==> flow/design.v <==
`timescale 1ns / 1ps
module adder (
	clk,    
	rst_n,
	in1,
	in2,
	in3,
	in4,
	out
);
    input clk		;
    input rst_n		;
    input [15:0] in1	;
    input [15:0] in2	;
    input [15:0] in3	;
    input [15:0] in4	;
    output reg [16:0] out;
    always @(posedge clk, negedge rst_n) begin
        if (~rst_n)
            out <= 17'b0;
        else
            out <= in1 + in2 + in3 + in4;
    end
endmodule
# Reports on adder
# What the tools print for adder, step after step.
# Line numbers count from 1 in the design file above.
# Library cell names are shortened.
# A cell with - has no value.
# inputs
top_module	adder
clk_port	clk
lib	sky130hd
pvt_corner	tt_025C_1v80

# Word level
# Counts by Yosys on the flattened word-level netlist (proc, flatten, opt, wreduce; memories kept). Register bits leave out memories and registers merged into their read ports (data or address); mux counts leave out enables and synchronous resets folded into registers. Print and check cells are left out. Cells with the same type and inputs are merged into one.
# bits
regBits	17
latch_bits	0
mem_bits_rw	0
rom_bits	0
clocked_rd_ports_x_width	0
memories	0
out_inout_bits	17
elab_cells	4
# classes
n_addsub	3
mul	0
n_div	0
cmp	0
equal	0
shift	0
n_mux	0
bitwise	0
n_reduce_logical	0
# ops
op	count
adder 17 x 16 -> 17 bit	2
adder 16 x 16 -> 17 bit	1

# Depth
# Yosys ltp: most cells in a row. Word level: on the elaborated netlist, between registers, memories and ports. Mapped: between sequential cells and ports; inverters and the memories' decode and read muxes count.
# logic_depth
ltp_word	3
ABC_AREA	0
mapped_depth	11
mapped_depth_nobuf	10

# After synthesis
# Source: synth_stat.txt of the flow (Yosys; design flattened, memories mapped). It holds for the ABC_AREA given above (unset counts as 0); a run with the other value may have another netlist.
# mapped
stdcells	235
mapped_area_mm2	0.0021408
seq_area_mm2	0.0004254
ffs	17
# by_type
cell	count	area_total_um2
fa_1	32	640.614
dfrtp_1	17	425.408
inv_1	86	322.81
ha_1	16	200.192
xnor2_1	9	78.826
a21oi_1	11	55.053
a21o_1	6	45.043
xor2_1	4	35.034
a221oi_2	2	30.029
nand3_1	6	30.029
o21ai_0	6	30.029
nand2_1	7	26.275
and2_1	3	18.768
and3_1	3	18.768
a211oi_1	2	15.014
nor2_1	4	15.014
o211ai_1	2	15.014
o31ai_1	2	15.014
# Other cell types: 15; their cells: 17.

# Worst setup path after synthesis
# OpenSTA on the mapped netlist: ideal clock, no wires. The path of least setup slack (recovery checks aside). Input and output delay are each 20% of the period. Register names are those of the netlist, which keeps one name where synthesis merged equal registers.
# synth_path
path_kind	input port to flip-flop
startpoint	in in1[1]
endpoint	reg out[11]
clock_period_ns	5.49
launch_ns	1.098
arrival_ns	3.679
required_time_ns	5.410
slack_ns	1.731
path_delay_ns	2.661
path_stages	9
n_path_buf	0
period_less_setup_slack_ns	3.759
# "path_delay_ns" is the arrival time less input delay plus setup time.
# "path_stages": output pins that drive a net of the path, with the launching flip-flop's if there is one; two outputs of one cell count as two.
# "period_less_setup_slack_ns" is the clock period less the worst setup slack; recovery checks do not enter. This is arithmetic on one report: input and output delays are still those of the set period (20% each).
# Between the ends stands the longest chain of elaborated cells between them, by number of cells; it is not shown to be the way that was timed. Of several equally long chains one is given.
# A line is the first line of the expression or statement that the cell stems from. Yosys adds cells for indexed reads and writes and turns some case tables into memories.
# synth_between
cell_sequence	fa_1 > fa_1 > ha_1 > fa_1 > a21o_1 > a221oi_2 > o21ai_2 > a221oi_2 > xnor2_1
elab_chain_len	3
cells_between	3
classes_between	add/sub: 3
# synth_lines
element	line_no	source
from (decl)	13	input [15:0] in1 ;
adder 16 x 16 -> 17 bit	22	out <= in1 + in2 + in3 + in4;
adder 17 x 16 -> 17 bit (2 in a row)	22
to (assign)	20	out <= 17'b0;
to (assign)	22
to (decl)	17	output reg [16:0] out;

# Worst path after layout
# From the final timing report of run 1: the path of least setup slack in the routed layout; clock arrival at registers is part of the times.
# layout_path
path_kind	input port to flip-flop
startpoint	in in1[1]
endpoint	reg out[11]
clock_period_ns	5.26
launch_ns	1.05
arrival_ns	4.23
required_time_ns	5.43
slack_ns	1.20
path_stages	10
n_path_buf	1
# Between the ends stands the longest chain of elaborated cells between them, by number of cells; it is not shown to be the way that was timed. Of several equally long chains one is given.
# layout_between
cell_sequence	clkdlybuf4s50_1 > fa_1 > fa_1 > ha_1 > fa_1 > a21o_1 > a221oi_2 > o21ai_2 > a221oi_2 > xnor2_1
elab_chain_len	3
cells_between	3
classes_between	add/sub: 3
# layout_lines
element	line_no	source
from (decl)	13	input [15:0] in1 ;
adder 16 x 16 -> 17 bit	22	out <= in1 + in2 + in3 + in4;
adder 17 x 16 -> 17 bit (2 in a row)	22
to (assign)	20	out <= 17'b0;
to (assign)	22
to (decl)	17	output reg [16:0] out;

# Design adder on sky130hd. What follows are 2 stored runs of the flow, each under its own settings; their order means nothing. The constraints put input and output delay at 20% of the set period each and load the outputs with 0.01 pF.
# "period_reached_ns" = clock period - worst setup slack. The figure is calculated, with input and output delays left at 20% of the set period.
# "timing.worst_path_ns" = time allowed to the worst setup path (clock period - input delay - output delay, where it has them) - its slack; a late launch clock adds to it, a late capture clock takes from it.
# "total_power_mw" rests on the timing tool's default activity at the inputs, not on a simulated workload.
# A setting shown as - is not set for that run.
# Results: - = not shown.
run name	period_ns	CORE_UTILIZATION	SETUP_SLACK_MARGIN	PLACE_DENSITY_LB_ADDON	CORE_ASPECT_RATIO	CORE_MARGIN	MAX_ROUTING_LAYER	CAP_MARGIN	SLEW_MARGIN	PLACE_DENSITY	TNS_END_PERCENT	ABC_AREA	CTS_CLUSTER_DIAMETER	setup_worst_slack_ns	util_pct	finish.stdcell_area_mm2	setup_tns_ns	total_power_mw	synth_area_mm2	die_footprint_mm2	timing.worst_path_ns	critical_path_type	period_reached_ns
run 1	5.26	40	0.5	0.21	1.61	5	met4	20	20	-	-	-	-	1.203	59.8	0.0030867	0.000	1.005	0.0021408	0.0069566	3.00	input port to flip-flop	4.057
run 2	5.06	66	-	-	-	2	-	20	20	0.36	5	0	115	-	-	-	-	-	-	-	-	-	-
# Run 2: incomplete, placement halted on GPL-0301
